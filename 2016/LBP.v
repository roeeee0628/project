==> flow/design.v <==
module LBP ( clk, reset, gray_addr, gray_req, gray_ready, gray_data, lbp_addr, lbp_valid, lbp_data, finish);
input               clk;
input               reset;
input               gray_ready;
input      [7:0]    gray_data;
output reg [13:0]   gray_addr;
output reg          gray_req;
output reg [13:0]   lbp_addr;
output reg          lbp_valid;
output reg [7:0]    lbp_data;
output reg          finish;
reg [13:0] c_gray_addr_pos,n_gray_addr_pos,n_gray_addr_tmp;
reg [7:0] c_mid_gray_data,n_mid_gray_data;
reg [7:0] c_gray_data_tmp,n_gray_data_tmp;
reg [1:0] c_state,n_state;
reg [3:0] c_count,n_count;
reg [8:0] c_lbp_value , n_lbp_value;
integer i;
parameter IDLE = 0 ,START = 2'd1,TAKE_MID =2'd2,TAKE_AROUND = 2'd3;
always @(posedge clk or posedge reset) begin
	if (reset) begin
		c_count <= 0;
	end
	else  begin
		c_count <= n_count;
	end
end
always @(posedge clk or posedge reset) begin
	if (reset) begin
		c_state <= IDLE;	
	end
	else  begin
		c_state <= n_state;	
	end
end
always @(*)begin 
	case(c_state)
		TAKE_MID :
			n_mid_gray_data = gray_data;
		default :
			n_mid_gray_data = c_mid_gray_data;
	endcase
end
always @(posedge clk or posedge reset) begin
	if (reset) begin
		c_mid_gray_data <= 0;
	end
	else  begin
		c_mid_gray_data <= n_mid_gray_data;
	end
end
always @(posedge clk or posedge reset) begin
	if (reset) begin
		c_gray_addr_pos <= 14'd129;
	end
	else  begin
		c_gray_addr_pos <= n_gray_addr_pos;
	end
end
always @(posedge clk or posedge reset) begin
	if (reset) begin
		c_lbp_value <= 0;
	end
	else  begin
		c_lbp_value <= n_lbp_value ;
	end
end
always @(*)begin 
	case(c_state)
		IDLE : 
			n_state = (gray_ready) ? START : IDLE;
		START : 
			n_state = TAKE_MID;
		TAKE_MID :
			n_state = TAKE_AROUND;
		TAKE_AROUND : begin
			n_state = (c_count < 4'd9) ? TAKE_AROUND : START;		
		end 
		default : 
			n_state = c_state;
	endcase
end
always @(*)begin 
	if(c_state == TAKE_AROUND)
		n_count = (c_count < 4'd9) ? c_count + 1 : 0;
	else 
		n_count = c_count;
end
always @(posedge clk or posedge reset) begin
	if (reset) 
		gray_req <= 0; 
	else  begin
		case(c_state)
			START :
				gray_req <= 1 ;
			TAKE_MID :
				gray_req <= 1 ;
			TAKE_AROUND : begin
				if (c_count < 4'd9 )
					gray_req <= 1 ;
				else 
					gray_req <= 0;		
			end 
			default : 
				gray_req <= 0;
		endcase
	end
end
always @(posedge clk or posedge reset)begin 
	if(reset)
		lbp_valid <= 0; 
	else if(c_state == TAKE_AROUND) begin 
		lbp_valid <= (c_count == 4'd8) ? 1'd1 : 0 ;
	end
	else 
		lbp_valid <= 0;
end
always @(posedge clk or posedge	reset)begin  
	if(reset)
		finish <= 0;
	else if(c_state == TAKE_AROUND) begin 
		if(c_gray_addr_pos > 14'd16254)
			finish <= 1; 
		else begin
			finish <= 0;
		end
	end
	else begin
		finish <= 0;		
	end
end
always @(*)begin 
	if(c_state == TAKE_AROUND)begin
		if(c_gray_addr_pos[6:0]==7'b1111110)
			n_gray_addr_pos = (c_count < 4'd9) ? c_gray_addr_pos : (c_gray_addr_pos + 2'd3);
		else 
			n_gray_addr_pos = (c_count < 4'd9) ? c_gray_addr_pos : (c_gray_addr_pos + 1'd1);
	end
	else 
	 	n_gray_addr_pos = c_gray_addr_pos;
end
always @(posedge clk or posedge reset)begin
	if (reset)
		c_gray_data_tmp <= 0;
	else if(c_state == TAKE_MID)
		c_gray_data_tmp <= (gray_req) ? gray_data : n_gray_data_tmp;
	else if(c_state == TAKE_AROUND)
		c_gray_data_tmp <= (gray_req) ? gray_data : n_gray_data_tmp;
	else 
		c_gray_data_tmp <= n_gray_data_tmp;	
end
always @(*)begin
	n_gray_data_tmp = c_gray_data_tmp;
end
always @(*)begin 
	case(c_state)
		TAKE_MID :
			n_gray_addr_tmp = c_gray_addr_pos - 8'd129;
		TAKE_AROUND : begin
			case (c_count) 
				4'd0: begin
					n_gray_addr_tmp = c_gray_addr_pos - 8'd128;
				end
				4'd1: begin
					n_gray_addr_tmp = c_gray_addr_pos - 8'd127;
				end
				4'd2: begin
					n_gray_addr_tmp = c_gray_addr_pos - 8'd1;
				end
				4'd3: begin
					n_gray_addr_tmp = c_gray_addr_pos + 8'd1;
				end
				4'd4: begin
					n_gray_addr_tmp = c_gray_addr_pos + 8'd127;
				end
				4'd5: begin
					n_gray_addr_tmp = c_gray_addr_pos + 8'd128;
				end
				4'd6: begin
					n_gray_addr_tmp = c_gray_addr_pos + 8'd129;
				end
			default :
				n_gray_addr_tmp = c_gray_addr_pos;
			endcase
		end
		default :
			n_gray_addr_tmp = c_gray_addr_pos;
	endcase
end
always @(*)begin 
	case(c_state)
		TAKE_AROUND: begin
			case (c_count) 
				4'd1: begin
					if (c_gray_data_tmp >= (c_mid_gray_data) )begin
							n_lbp_value = c_lbp_value + 9'd1;
					end
					else 
						n_lbp_value = c_lbp_value;
				end
				4'd2: begin
					if (c_gray_data_tmp >= (c_mid_gray_data) )begin
							n_lbp_value = c_lbp_value + 9'd2;
					end
					else 
						n_lbp_value = c_lbp_value;
				end
				4'd3: begin
					if (c_gray_data_tmp >= (c_mid_gray_data) )begin
							n_lbp_value = c_lbp_value + 9'd4;
					end
					else 
						n_lbp_value = c_lbp_value;
				end
				4'd4: begin
					if (c_gray_data_tmp >= (c_mid_gray_data) )begin
							n_lbp_value = c_lbp_value + 9'd8;
					end
					else 
						n_lbp_value = c_lbp_value;
				end
				4'd5: begin
					if (c_gray_data_tmp >= (c_mid_gray_data) )begin
							n_lbp_value = c_lbp_value + 9'd16;
					end
					else 
						n_lbp_value = c_lbp_value;
				end
				4'd6: begin
					if (c_gray_data_tmp >= (c_mid_gray_data) )begin
							n_lbp_value = c_lbp_value + 9'd32;
					end
					else 
						n_lbp_value = c_lbp_value;
				end
				4'd7: begin
					if (c_gray_data_tmp >= (c_mid_gray_data) )begin
							n_lbp_value = c_lbp_value + 9'd64;
					end
					else 
						n_lbp_value = c_lbp_value;
				end
				4'd8: begin
					if (c_gray_data_tmp >= (c_mid_gray_data) )begin
							n_lbp_value = c_lbp_value + 9'd128;
					end
					else 
						n_lbp_value = c_lbp_value;
				end
				default : begin 
					n_lbp_value = c_lbp_value;
				end
			endcase
		end
		default : 
			n_lbp_value = 0 ;
	endcase
end
always @(posedge clk or posedge reset) begin
	if (reset) begin
		gray_addr <= 14'd129;
	end
	else 
		gray_addr <= n_gray_addr_tmp;
end
always @(posedge clk or posedge reset) begin
	if (reset) begin
		lbp_data <= 0;
	end
	else if (c_state == TAKE_AROUND) begin
		lbp_data <= n_lbp_value;
	end
	else begin 
		lbp_data <= 0;
	end
end
always @(posedge clk or posedge reset) begin
	if (reset) begin
		lbp_addr <= 14'd129;
	end
	else if (c_state == TAKE_AROUND) begin
		lbp_addr <= c_gray_addr_pos;
	end
	else begin 
		lbp_addr <= c_gray_addr_pos;
	end
end
endmodule
# Tool chain data of LBP
# The steps from the RTL of LBP to its reports follow in flow order.
# Line numbers count from 1 in the design file above.
# Operators carry their Yosys type and port widths (W data, S select, Z words).
# Cell names lack the library's common part.
# A cell with n/a has no value.
dict set report setup {
  top {LBP}
  clock_port {clk}
  library {sky130hd}
  lib_corner {tt_025C_1v80}
}

# Elaborated design
# Counts by Yosys on the flattened word-level netlist (proc, flatten, opt, wreduce; memories kept). Register bits leave out memories and registers merged into their read ports (data or address). Print and check cells are left out.
dict set report classes {
  addsub 19
  cmp 3
  eq_ne 21
  mux 29
  logic 1
  reduce_and_logical 6
}
# cell n
set op_table {}
lappend op_table {{$pmux W14 S7} 1}
lappend op_table {{$mux W9} 9}
lappend op_table {{$pmux W9 S8} 1}
lappend op_table {{$mux W14} 3}
lappend op_table {{$mux W8} 4}
lappend op_table {{$add A14 B1 Y14 const B} 2}
lappend op_table {{$add A14 B8 Y14 const B} 2}
lappend op_table {{$sub A14 B8 Y14 const B} 2}
lappend op_table {{$pmux W14 S2} 1}
lappend op_table {{$ne A3 B3 Y1 const B} 8}
lappend op_table {{$eq A4 B3 Y1 const B} 4}
lappend op_table {{$sub A14 B1 Y14 const B} 1}
lappend op_table {{$gt A14 B14 Y1 const B} 1}
lappend op_table {{$add A14 B2 Y14 const B} 1}
lappend op_table {{$add A14 B7 Y14 const B} 1}
lappend op_table {{$sub A14 B7 Y14 const B} 1}
lappend op_table {{$add A9 B1 Y9 const B} 1}
lappend op_table {{$add A9 B2 Y9 const B} 1}
lappend op_table {{$add A9 B3 Y9 const B} 1}
lappend op_table {{$add A9 B4 Y9 const B} 1}
lappend op_table {{$add A9 B5 Y9 const B} 1}
lappend op_table {{$add A9 B6 Y9 const B} 1}
lappend op_table {{$add A9 B7 Y9 const B} 1}
lappend op_table {{$add A9 B8 Y9 const B} 1}
lappend op_table {{$ne A9 B9 Y1 const B} 1}
lappend op_table {{$reduce_and A9 Y1} 1}
lappend op_table {{$eq A4 B2 Y1 const B} 2}
lappend op_table {{$ge A8 B8 Y1} 1}
# Other operator kinds: 18; their cells: 24.
dict set report bits {
  reg_bits 84
  in_bits 11
  output_inout_bits 39
  word_cells 92
}

# Logic depth
# Longest topological path by Yosys (ltp), each cell counted once; first at word level (registers and memories cut), then after technology mapping (sequential cells cut; the memories' decode and read muxes count).
dict set report logic_depth {
  word_depth 5
  ABC_AREA 0
  ltp_mapped 14
  depth_no_buf 13
}

# Netlist
# The flow's flattened synthesis, as Yosys stat reports it; memories are mapped. The netlist is that of the ABC_AREA named above (0 if unset); the other value can give another one.
# The area totals of this step are shown rounded.
dict set report synth_totals {
  cell_count 635
  area_um2 5500
  seq_area_um2 1900
  ffs 77
  n_buf 43
}
# cell n area_total_um2
set by_type {}
lappend by_type {dfrtp_1 70 1751.68}
lappend by_type {ha_1 34 425.408}
lappend by_type {nand2_1 85 319.056}
lappend by_type {o21ai_0 59 295.283}
lappend by_type {a21oi_1 42 210.202}
lappend by_type {xnor2_1 22 192.685}
lappend by_type {dfstp_2 7 183.926}
lappend by_type {nor2_1 35 131.376}
lappend by_type {inv_1 33 123.869}
lappend by_type {mux2_2 10 112.608}
lappend by_type {xor2_1 10 87.584}
lappend by_type {clkbuf_1 23 86.333}
lappend by_type {nor3_1 15 75.072}
lappend by_type {a21o_1 9 67.565}
lappend by_type {nand3_1 13 65.062}
lappend by_type {a221o_1 6 60.058}
lappend by_type {and3_1 9 56.304}
lappend by_type {buf_2 11 55.053}
# Not listed: further types 61, cells in them 142.

# Timing after synthesis
# OpenSTA on the mapped netlist: ideal clock, no wires. The path of least setup slack (recovery checks aside). Input and output delay are each 20% of the period. Register names are those of the netlist, which keeps one name where synthesis merged equal registers.
dict set report synth_timing {
  kind {register to register}
  startpoint {register c_count[0]}
  endpoint {register gray_addr[13]}
  tclk_ns 3.87
  setup_time_ns 0.077
  launch_ns 0.000
  arrival_ns 3.171
  t_required_ns 3.793
  slack_ns 0.621
  delay_ns 3.248
  path_stages 14
  n_path_buf 2
  period_less_setup_slack_ns 3.249
}
# "delay_ns" = arrival - input delay + setup time.
# "path_stages": output pins that drive a net of the path, with the launching flip-flop's if there is one; two outputs of one cell count as two.
# "period_less_setup_slack_ns" = period - worst setup slack (recovery checks aside). The figure is calculated, with input and output delays left at 20% of the set period.
# Between the ends stands the longest chain of elaborated cells between them, by number of cells; it is not shown to be the way that was timed. Of several equally long chains one is given.
# Each line given opens the expression or statement behind the cell; cells for indexed reads and writes are added by Yosys, which also makes memories of some case tables.
dict set report synth_via {
  path_cell_list {dfrtp_1 inv_1 ha_1 buf_2 clkbuf_1 o21ai_0 ha_1 nand2_1 a2111o_1 and3b_1 o211a_1 a211oi_2 mux2_1 a21oi_1}
  elab_chain_cells 3
  cone_cells 9
  cone_classes {eq/ne: 6; mux: 2; reduce/logical: 1}
}
# item line_no
set synth_lines {}
lappend synth_lines {{start, declared} 16} ;# reg [3:0] c_count,n_count;
lappend synth_lines {{start, assigned} 22} ;# c_count <= 0;
lappend synth_lines {{start, assigned} 25} ;# c_count <= n_count;
lappend synth_lines {{$eq A4 B3 Y1} 160} ;# case (c_count)
lappend synth_lines {{$pmux W14 S7} 160}
lappend synth_lines {{$pmux W14 S2} 156} ;# case(c_state)
lappend synth_lines {{end, assigned} 261} ;# gray_addr <= 14'd129;
lappend synth_lines {{end, assigned} 264} ;# gray_addr <= n_gray_addr_tmp;
lappend synth_lines {{end, declared} 6} ;# output reg [13:0]   gray_addr;

# Worst path after layout
# Path of least setup slack in the final report of stored run 1 (OpenROAD, finished layout, wires in). Where an end is a register, its clock arrival counts in the times.
dict set report layout_timing {
  kind {register to register}
  startpoint {register c_count[0]}
  endpoint {register gray_addr[13]}
  tclk_ns 3.25
  setup_time_ns 0.07
  launch_ns 0.35
  arrival_ns 3.36
  t_required_ns 3.53
  slack_ns 0.18
  path_stages 12
  n_path_buf 0
}
# Between the ends stands the longest chain of elaborated cells between them, by number of cells; it is not shown to be the way that was timed. Of several equally long chains one is given.
dict set report layout_via {
  path_cell_list {dfrtp_1 inv_2 ha_1 or2_2 ha_1 nand2_1 a2111o_1 and3b_1 o211a_1 a211oi_2 mux2_1 a21oi_1}
  elab_chain_cells 3
  cone_cells 9
  cone_classes {eq/ne: 6; mux: 2; reduce/logical: 1}
}
# item line_no
set layout_lines {}
lappend layout_lines {{start, declared} 16} ;# reg [3:0] c_count,n_count;
lappend layout_lines {{start, assigned} 22} ;# c_count <= 0;
lappend layout_lines {{start, assigned} 25} ;# c_count <= n_count;
lappend layout_lines {{$eq A4 B3 Y1} 160} ;# case (c_count)
lappend layout_lines {{$pmux W14 S7} 160}
lappend layout_lines {{$pmux W14 S2} 156} ;# case(c_state)
lappend layout_lines {{end, assigned} 261} ;# gray_addr <= 14'd129;
lappend layout_lines {{end, assigned} 264} ;# gray_addr <= n_gray_addr_tmp;
lappend layout_lines {{end, declared} 6} ;# output reg [13:0]   gray_addr;

# LBP through Yosys and OpenROAD on sky130hd: 2 stored runs, unordered, with their settings and measured results. The constraints put input and output delay at 20% of the set period each and load the outputs with 0.01 pF.
# By "clock_period_reached_ns" is meant the clock period of the run minus its worst setup slack. This is arithmetic on one report: input and output delays are still those of the set period (20% each).
# "worst_setup_path_time_ns" = time allowed to the worst setup path (clock period - input delay - output delay, where it has them) - its slack; a late launch clock adds to it, a late capture clock takes from it.
# By "power_total_uw" is meant OpenSTA's value without simulated activity: inputs other than the clock are taken to toggle once in ten clock periods, and the tool carries that through the logic.
# Measured values are rounded.
run="stored run 1" settings period_ns=3.25 CORE_UTILIZATION=48 CAP_MARGIN=20 CORE_MARGIN=2 SLEW_MARGIN=20
run="stored run 1" results setup_worst_slack_ns=0.18 synth_chip_area_um2=5500 layout_utilization_frac=0.59 setupTns_ns=0.000 cell_area_final_um2=6500 clock_period_reached_ns=3.075 power_total_uw=2300 design.die.area_um2=12000 worst_setup_path_time_ns=3.07 worstPathKind="register to register"
run="stored run 2" settings period_ns=2.88 CORE_UTILIZATION=27 PLACE_DENSITY_LB_ADDON=0.16 CORE_ASPECT_RATIO=0.56 CELL_PAD_IN_SITES_DETAIL_PLACEMENT=1 ABC_AREA=1 GPL_TIMING_DRIVEN=1 CTS_CLUSTER_SIZE=72 CAP_MARGIN=20 CORE_MARGIN=2 SLEW_MARGIN=20
run="stored run 2" results worst_setup_path_time_ns=2.72 worstPathKind="register to register" layout_utilization_frac=0.34 design.die.area_um2=23000 setup_worst_slack_ns=0.16 setupTns_ns=0.000 clock_period_reached_ns=2.719 power_total_uw=8100 synth_chip_area_um2=5900 cell_area_final_um2=7200
