==> flow/design.v <==
module LASER (
input CLK,
input RST,
input [3:0] X,
input [3:0] Y,
output reg [3:0] C1X,
output reg [3:0] C1Y,
output reg [3:0] C2X,
output reg [3:0] C2Y,
output reg DONE);
reg [3:0] X_reg [0:39];
reg [3:0] Y_reg [0:39];
reg [2:0] c_state ,n_state ;
reg [7:0] c_counter, n_counter;
reg [5:0] c_counter1, n_counter1;
reg [4:0] cir_count,n_cir_count,cir_count_2;
reg [4:0] max_cir_count;
reg [5:0] old_cir_count;
reg [7:0] max_address;
wire [8:0] dis1,dis2;
reg  label_reg [0:39];
parameter IDLE = 3'd0, TAKE = 3'd1, FIND_1 = 3'd2,COMPARE = 3'd3,CONVERGE = 3'd4,LABEL = 3'd5,FINISH = 3'd7;
integer i;
always @(posedge CLK or posedge RST)begin
	if(RST)begin
		c_state <= IDLE;
	end
	else begin
		c_state <= n_state;
	end
end
always @(*)begin
	case(c_state)
		IDLE : 
			n_state = TAKE;
		TAKE :
			n_state = (c_counter == 6'd39) ? FIND_1 : TAKE;
		FIND_1 :
			n_state = (c_counter1 == 6'd38) ? COMPARE : FIND_1;
		COMPARE :
			n_state = (c_counter == 8'd255) ? CONVERGE : FIND_1;
		CONVERGE:
			n_state = (max_cir_count + cir_count_2 == old_cir_count) ? FINISH : LABEL;
		LABEL:
			n_state = (c_counter1 == 6'd38) ? FIND_1 : LABEL ;
		FINISH:
			n_state = IDLE;
		default:
			n_state = c_state;
	endcase
end
always @(posedge CLK or posedge RST)begin
	if(RST)begin
		for (i = 0 ; i <=39 ; i = i + 1)
			X_reg[i] <= 0;
	end
	else begin
		case(c_state)
			IDLE :
				X_reg[0] <= X;
			TAKE :
				X_reg[c_counter] <= X;
			default:
				for (i = 0 ; i <=39 ; i = i + 1)
					X_reg[i] <= X_reg[i];
		endcase
	end
end
always @(posedge CLK or posedge RST)begin
	if(RST)begin
		for (i = 0 ; i <=39 ; i = i + 1)
			Y_reg[i] <= 0;
	end
	else begin
		case(c_state)
			IDLE :
				Y_reg[0] <= Y;
			TAKE :
				Y_reg[c_counter] <= Y;
			default:
				for (i = 0 ; i <=39 ; i = i + 1)
					Y_reg[i] <= Y_reg[i];
		endcase
	end
end
always @(posedge CLK or posedge RST)begin
	if(RST)begin
		c_counter <= 1;
	end
	else begin
		c_counter <= n_counter;
	end
end
always @(*)begin
	case(c_state)
		TAKE : 
			n_counter = (c_counter == 6'd39) ? 0 : c_counter + 1;
		COMPARE :
			n_counter = (c_counter == 8'd255) ? 0 : c_counter + 1;
		CONVERGE :
			n_counter = {C1Y,C1X};
		LABEL :
			n_counter = (c_counter1 == 6'd38) ? 0 : c_counter; 
		FINISH :
			n_counter = 0;
		default:
			n_counter = c_counter;
	endcase
end
always @(posedge CLK or posedge RST)begin
	if(RST)begin
		c_counter1 <= 0;
	end
	else begin
		c_counter1 <= n_counter1;
	end
end
always @(*)begin
	case(c_state)
		FIND_1 :
			n_counter1 = (c_counter1 == 6'd38) ? 0 : c_counter1 + 2;
		LABEL :
			n_counter1 = (c_counter1 == 6'd38) ? 0 : c_counter1 + 2;
		FINISH :
			n_counter1 = 0;
		default:
			n_counter1 = c_counter1;
	endcase
end
assign dis1 = (X_reg[c_counter1] - c_counter[3:0]) * (X_reg[c_counter1] - c_counter[3:0])
+ (Y_reg[c_counter1] - c_counter[7:4]) * (Y_reg[c_counter1] - c_counter[7:4]) | {8{label_reg[c_counter1]}};
assign dis2 = (X_reg[c_counter1 + 1] - c_counter[3:0]) * (X_reg[c_counter1 + 1] - c_counter[3:0])
+ (Y_reg[c_counter1 + 1] - c_counter[7:4]) * (Y_reg[c_counter1 + 1] - c_counter[7:4]) | {8{label_reg[c_counter1 + 1]}};
always @(posedge CLK or posedge RST)begin
	if(RST)begin
		cir_count <= 0;
	end
	else begin
		cir_count <= n_cir_count;
	end
end
always @(posedge CLK or posedge RST)begin
	if(RST)begin
		cir_count_2 <= 0;
	end
	else begin
		case(c_state)
			CONVERGE:
				cir_count_2 <= max_cir_count;
			FINISH :
				cir_count_2 <= 0;
			default :
				cir_count_2 <= cir_count_2;
		endcase
	end
end
always @(*)begin
	case(c_state)
		FIND_1 :begin
			if((dis1 <= 5'd16) && (dis2 <= 5'd16))
				n_cir_count = cir_count + 2;
			else if((dis1 <= 5'd16) || (dis2 <= 5'd16))
				n_cir_count = cir_count + 1;
			else
				n_cir_count = cir_count;
		end
		COMPARE :
			n_cir_count = 0;
		default: 
			n_cir_count = cir_count;
	endcase
end
always @(posedge CLK or posedge RST)begin
	if(RST)begin
		max_cir_count <= 0;
	end
	else begin
		case(c_state)
			COMPARE:begin
				if(cir_count >= max_cir_count)
					max_cir_count <= cir_count ;
				else
					max_cir_count <= max_cir_count;
			end
			CONVERGE:begin
				max_cir_count <= 0;
			end
			default :
				max_cir_count <= max_cir_count;
		endcase
	end
end
always @(posedge CLK or posedge RST)begin
	if(RST)begin
		old_cir_count <= 0;
	end
	else begin
		case(c_state)
			CONVERGE:
				old_cir_count <= max_cir_count + cir_count_2;
			FINISH:
				old_cir_count <= 0;
			default :
				old_cir_count <= old_cir_count;
		endcase
	end
end
always @(posedge CLK or posedge RST)begin
	if(RST)begin
		max_address <= 0;
	end
	else begin
		case(c_state)
			COMPARE:begin
				if(cir_count  >= max_cir_count)
					max_address <= c_counter;
			end
			default
				max_address <= max_address;
		endcase
	end
end
always @(posedge CLK or posedge RST)begin
	if(RST)begin
		for(i = 0 ; i <=39 ; i = i + 1)
			label_reg[i] <= 0;
	end
	else begin
		case(c_state)
			CONVERGE:
				for(i = 0 ; i <=39 ; i = i + 1)
					label_reg[i] <= 0;			
			LABEL: begin
				if(dis1 <= 5'd16)
					label_reg[c_counter1] <= 1;
				else
					label_reg[c_counter1] <=label_reg[c_counter1];
				if(dis2 <= 5'd16)
					label_reg[c_counter1 + 1] <= 1;
				else
					label_reg[c_counter1 + 1] <=label_reg[c_counter1 + 1];				
			end
			default:
				for(i = 0 ; i <=39 ; i = i + 1)
						label_reg[i] <= label_reg[i];			
		endcase
	end
end
always @(posedge CLK or posedge RST)begin
	if(RST)begin
		C1X <= 0;
		C1Y <= 0;
	end
	else begin
		case(c_state)
			COMPARE :begin
				if(cir_count >= max_cir_count)begin
					C1X <= c_counter[3:0];
					C1Y <= c_counter[7:4];
				end
				else begin
					C1X <= C1X; 
					C1Y <= C1Y;
				end
			end
			default:begin
				C1X <= C1X; 
				C1Y <= C1Y;
			end
		endcase
	end
end
always @(posedge CLK or posedge RST)begin
	if(RST)begin
		C2X <= 0;
		C2Y <= 0;
	end
	else begin
		case(c_state)
			LABEL :begin
				C2X <= C1X; 
				C2Y <= C1Y;				
			end
			default:begin
				C2X <= C2X; 
				C2Y <= C2Y;
			end
		endcase
	end
end
always @(posedge CLK or posedge RST)begin
	if(RST)begin 
		DONE <= 0;
	end
	else begin
		if(c_state == CONVERGE)begin
			if(max_cir_count + cir_count_2 == old_cir_count)
				DONE <= 1;
			else begin
				DONE <= 0;
			end
		end
		else begin
			DONE <=0;
		end
	end
end
endmodule
Reports on LASER
What the tools print for LASER, step after step.
Lines are those of the file above, counted from 1.
Operators: Yosys type, input widths -> output width; for muxes data width and select width s.
Cell names lack the library's common part.
{"block": "setup", "design": "LASER", "clock": "CLK", "cell_library": "sky130hd", "pvt_corner": "tt_025C_1v80"}

After elaboration
Yosys after proc, flatten, opt, wreduce and memory -nomap, before mapping. Print and check cells are not counted. Equal cells are merged and count once.
{"block": "bits", "reg_bits": 415, "input_bits": 10, "out_inout_bits": 17, "elab_cells": 655}
{"block": "op_classes", "add_sub_neg": 12, "n_mul": 4, "n_cmp": 3, "equal": 130, "n_mux": 313, "bitwise": 2, "reduce_logical": 59}
{"block": "op_table", "op": "$pmux 4 s40", "n": 4}
{"block": "op_table", "op": "$eq 6x5->1 const B", "n": 48}
{"block": "op_table", "op": "$mux 1", "n": 243}
{"block": "op_table", "op": "$mul 5x5->9", "n": 4}
{"block": "op_table", "op": "$eq 6x4->1 const B", "n": 24}
{"block": "op_table", "op": "$eq 6x6->1 const B", "n": 24}
{"block": "op_table", "op": "$reduce_and 2->1", "n": 44}
{"block": "op_table", "op": "$pmux 1 s40", "n": 2}
{"block": "op_table", "op": "$pmux 1 s2", "n": 40}
{"block": "op_table", "op": "$pmux 1 s39", "n": 2}
{"block": "op_table", "op": "$eq 6x3->1 const B", "n": 12}
{"block": "op_table", "op": "$pmux 8 s5", "n": 1}
{"block": "op_table", "op": "$eq 6x2->1 const B", "n": 6}
{"block": "op_table", "op": "$pmux 5 s2", "n": 3}
{"block": "op_table", "op": "$pmux 6 s2", "n": 2}
{"block": "op_table", "op": "$mux 8", "n": 3}
{"block": "op_table", "op": "$pmux 3 s7", "n": 1}
{"block": "op_table", "op": "$sub 4x4->5", "n": 4}
{"block": "op_table", "op": "$eq 6x1->1 const B", "n": 3}
{"block": "op_table", "op": "$logic_not 6->1", "n": 3}
{"block": "op_table", "op": "$le 9x5->1 const B", "n": 2}
{"block": "op_table", "op": "$or 9x8->9", "n": 2}
{"block": "op_table", "op": "$add 9x9->9", "n": 2}
{"block": "op_table", "op": "$pmux 4 s2", "n": 2}
{"block": "op_table", "op": "$mux 5", "n": 3}
{"block": "op_table", "op": "$reduce_bool 2->1", "n": 5}
{"block": "op_table", "op": "$eq 3x3->1 const B", "n": 3}
{"block": "op_table", "op": "$add 8x1->8 const B", "n": 1}
Other operator kinds: 24; their cells: 30.

Logic depth
Depth = most cells in a row (Yosys ltp): at word level without a register or memory, in the mapped netlist without a sequential cell, where the memories' decode and read muxes count.
{"block": "depth", "depth_word": 12, "ABC_AREA": 0, "ltp_mapped": 37, "mapped_depth_nobuf": 33}

Netlist
Source: synth_stat.txt of the flow (Yosys; design flattened, memories mapped). It holds for the ABC_AREA given above (unset counts as 0); a run with the other value may have another netlist.
The area totals of this step are shown rounded.
{"block": "types", "cell_type": "dfrtp_1", "n": 415}
{"block": "types", "cell_type": "mux2_2", "n": 331}
{"block": "types", "cell_type": "fa_1", "n": 69}
{"block": "types", "cell_type": "ha_1", "n": 73}
{"block": "types", "cell_type": "a22oi_1", "n": 98}
{"block": "types", "cell_type": "inv_1", "n": 128}
{"block": "types", "cell_type": "nor2_1", "n": 125}
{"block": "types", "cell_type": "nand2_1", "n": 99}
{"block": "types", "cell_type": "mux2i_1", "n": 34}
{"block": "types", "cell_type": "clkbuf_1", "n": 89}
{"block": "types", "cell_type": "a22o_1", "n": 28}
{"block": "types", "cell_type": "a221oi_1", "n": 26}
{"block": "types", "cell_type": "o21ai_0", "n": 44}
{"block": "types", "cell_type": "xnor2_1", "n": 24}
{"block": "types", "cell_type": "a211oi_1", "n": 27}
{"block": "types", "cell_type": "nand4_1", "n": 29}
{"block": "types", "cell_type": "nand3_1", "n": 34}
{"block": "types", "cell_type": "a31o_2", "n": 19}
Other cell types: 55; their cells: 252.
{"block": "mapped", "stdcells": 1944, "yosys_area_um2": 23000, "seq_area_um2": 10000, "flip_flops": 417, "buf_cells": 112}

Timing after synthesis
OpenSTA on the mapped netlist: ideal clock, no wires. The path of least setup slack (recovery checks aside). Input and output delay are each 20% of the period. Register names are those of the netlist, which keeps one name where synthesis merged equal registers.
{"block": "synth_path", "path_type": "register to register", "startpoint": "register c_counter1[1]", "endpoint": "register cir_count[4]", "clock_period_ps": 10900, "t_first_pin_ps": 0, "t_arrival_ps": 8029, "path_slack_ps": 2752, "delay_ps": 8148, "stages": 33, "n_path_buf": 3, "synth_period_reached_ps": 8148}
"delay_ps" is the arrival time less input delay plus setup time.
"stages": output pins that drive a net of the path, with the launching flip-flop's if there is one; two outputs of one cell count as two.
"synth_period_reached_ps" is the clock period less the worst setup slack; recovery checks do not enter. This is arithmetic on one report: input and output delays are still those of the set period (20% each).
The rows between start and end are the longest chain of elaborated cells between them; the timing report does not say that the signal goes this way. Where chains are equally long, one stands for them.
A line is the first line of the expression or statement that the cell stems from. Yosys adds cells for indexed reads and writes and turns some case tables into memories.
{"block": "synth_between", "path_cell_list": "dfrtp_1 -> or3b_2 -> clkbuf_1 -> nor3_1 -> clkbuf_1 -> buf_1 -> a22oi_1 -> nand3_1 -> nor3_1 -> ha_1 -> fa_1 -> nor2b_1 -> o21ai_0 -> nand2b_1 -> nor2_1 -> inv_1 -> fa_1 -> fa_1 -> inv_1 -> fa_1 -> fa_1 -> inv_1 -> fa_1 -> inv_1 -> ha_1 -> a21o_1 -> a211oi_1 -> o21bai_1 -> xnor3_1 -> or3_1 -> or3_1 -> a32oi_1 -> a21bo_1", "elab_chain_cells": 12}
{"block": "synth_lines", "item": "from (decl)", "line": 15, "rtl": "reg [5:0] c_counter1, n_counter1;"}
{"block": "synth_lines", "item": "from (assign)", "line": 112, "rtl": "c_counter1 <= 0;"}
{"block": "synth_lines", "item": "from (assign)", "line": 115, "rtl": "c_counter1 <= n_counter1;"}
{"block": "synth_lines", "item": "$add 6x1->6", "line": 132, "rtl": "assign dis2 = (X_reg[c_counter1 + 1] - c_counter[3:0]) * (X_reg[c_counter1 + 1] - c_counter[3:0])"}
{"block": "synth_lines", "item": "$eq 6x6->1", "line": 132}
{"block": "synth_lines", "item": "$pmux 4 s40", "line": 132}
{"block": "synth_lines", "item": "$sub 4x4->5", "line": 132}
{"block": "synth_lines", "item": "$mul 5x5->9", "line": 132}
{"block": "synth_lines", "item": "$add 9x9->9", "line": 132}
{"block": "synth_lines", "item": "$or 9x8->9", "line": 132}
{"block": "synth_lines", "item": "$le 9x5->1", "line": 162, "rtl": "else if((dis1 <= 5'd16) || (dis2 <= 5'd16))"}
{"block": "synth_lines", "item": "$logic_or 1x1->1", "line": 162}
{"block": "synth_lines", "item": "$mux 5", "line": 162}
{"block": "synth_lines", "item": "$mux 5", "line": 160, "rtl": "if((dis1 <= 5'd16) && (dis2 <= 5'd16))"}
{"block": "synth_lines", "item": "$pmux 5 s2", "line": 158, "rtl": "case(c_state)"}
{"block": "synth_lines", "item": "to (assign)", "line": 136, "rtl": "cir_count <= 0;"}
{"block": "synth_lines", "item": "to (assign)", "line": 139, "rtl": "cir_count <= n_cir_count;"}
{"block": "synth_lines", "item": "to (decl)", "line": 16, "rtl": "reg [4:0] cir_count,n_cir_count,cir_count_2;"}

Worst path after layout
Path of least setup slack in the final report of run 1 (OpenROAD, finished layout, wires in). Where an end is a register, its clock arrival counts in the times.
The path's times are printed in steps of 10 ps; the period is the one set.
{"block": "layout_path", "path_type": "register to register", "startpoint": "register c_counter1[5]", "endpoint": "register cir_count[4]", "clock_period_ps": 10900, "t_first_pin_ps": 620, "t_arrival_ps": 9370, "path_slack_ps": 2040, "stages": 30, "n_path_buf": 2}
The rows between start and end are the longest chain of elaborated cells between them; the timing report does not say that the signal goes this way. Where chains are equally long, one stands for them.
{"block": "layout_between", "path_cell_list": "dfrtp_2 -> nand2b_2 -> nor3_4 -> buf_4 -> buf_4 -> a222oi_1 -> nand2_1 -> o32a_1 -> inv_1 -> fa_1 -> xor2_1 -> inv_1 -> nand2_1 -> fa_1 -> fa_1 -> inv_1 -> fa_1 -> fa_1 -> inv_1 -> fa_1 -> inv_1 -> ha_1 -> inv_1 -> o21bai_1 -> a21oi_1 -> xnor3_1 -> or3b_4 -> or3_1 -> a32oi_1 -> a21bo_1", "elab_chain_cells": 12}
{"block": "layout_lines", "item": "from (decl)", "line": 15, "rtl": "reg [5:0] c_counter1, n_counter1;"}
{"block": "layout_lines", "item": "from (assign)", "line": 112, "rtl": "c_counter1 <= 0;"}
{"block": "layout_lines", "item": "from (assign)", "line": 115, "rtl": "c_counter1 <= n_counter1;"}
{"block": "layout_lines", "item": "$add 6x1->6", "line": 132, "rtl": "assign dis2 = (X_reg[c_counter1 + 1] - c_counter[3:0]) * (X_reg[c_counter1 + 1] - c_counter[3:0])"}
{"block": "layout_lines", "item": "$eq 6x6->1", "line": 132}
{"block": "layout_lines", "item": "$pmux 4 s40", "line": 132}
{"block": "layout_lines", "item": "$sub 4x4->5", "line": 132}
{"block": "layout_lines", "item": "$mul 5x5->9", "line": 132}
{"block": "layout_lines", "item": "$add 9x9->9", "line": 132}
{"block": "layout_lines", "item": "$or 9x8->9", "line": 132}
{"block": "layout_lines", "item": "$le 9x5->1", "line": 162, "rtl": "else if((dis1 <= 5'd16) || (dis2 <= 5'd16))"}
{"block": "layout_lines", "item": "$logic_or 1x1->1", "line": 162}
{"block": "layout_lines", "item": "$mux 5", "line": 162}
{"block": "layout_lines", "item": "$mux 5", "line": 160, "rtl": "if((dis1 <= 5'd16) && (dis2 <= 5'd16))"}
{"block": "layout_lines", "item": "$pmux 5 s2", "line": 158, "rtl": "case(c_state)"}
{"block": "layout_lines", "item": "to (assign)", "line": 136, "rtl": "cir_count <= 0;"}
{"block": "layout_lines", "item": "to (assign)", "line": 139, "rtl": "cir_count <= n_cir_count;"}
{"block": "layout_lines", "item": "to (decl)", "line": 16, "rtl": "reg [4:0] cir_count,n_cir_count,cir_count_2;"}

Flow measurements of LASER on sky130hd: 2 stored runs with different settings, listed in no order. Input and output delays are each 20% of the period that was set; the output load is 0.01 pF.
"worst_path_allowed_less_slack_ps": the worst setup path's part of the clock period (all of it between registers, 20% less for each end at a port) less its slack. A launch clock that arrives late makes it longer, a capture clock that arrives late makes it shorter.
By "totalPower_mw" is meant OpenSTA's value without simulated activity: inputs other than the clock are taken to toggle once in ten clock periods, and the tool carries that through the logic.
"worst_path_allowed_less_slack_ps" is known to 10 ps.
The measured numbers are rounded.

{"run": "run 1", "settings": { "period_ns": 10.9, "CORE_UTILIZATION": 19, "SETUP_SLACK_MARGIN": 1.74, "PLACE_DENSITY_LB_ADDON": 0.17, "TNS_END_PERCENT": 30, "ABC_AREA": 0, "GPL_ROUTABILITY_DRIVEN": 0, "CAP_MARGIN": 35, "SLEW_MARGIN": 20, "MAX_ROUTING_LAYER": "met4", "CORE_MARGIN": 2 }, "results": { "worst_path_allowed_less_slack_ps": 8860, "worst_setup_path_type": "register to register", "totalPower_mw": 4.2, "worstSetupSlack_ps": 2000, "die_area_um2": 120000, "stdcell_area_um2": 27000, "setupTns_ps": 0, "synthesis_area_um2": 23000, "hold_worst_slack_ps": 500, "layout_utilization_pct": 23 }}
{"run": "run 2", "settings": { "period_ns": 8.34, "CORE_UTILIZATION": 59, "PLACE_DENSITY_LB_ADDON": 0.04, "CELL_PAD_IN_SITES_GLOBAL_PLACEMENT": 3, "CTS_CLUSTER_DIAMETER": 184, "CAP_MARGIN": 15, "MIN_ROUTING_LAYER": "met2", "MAX_ROUTING_LAYER": "met4", "CORE_MARGIN": 2, "SLEW_MARGIN": 20 }, "outcome": "incomplete, placement halted on FLW-0024"}
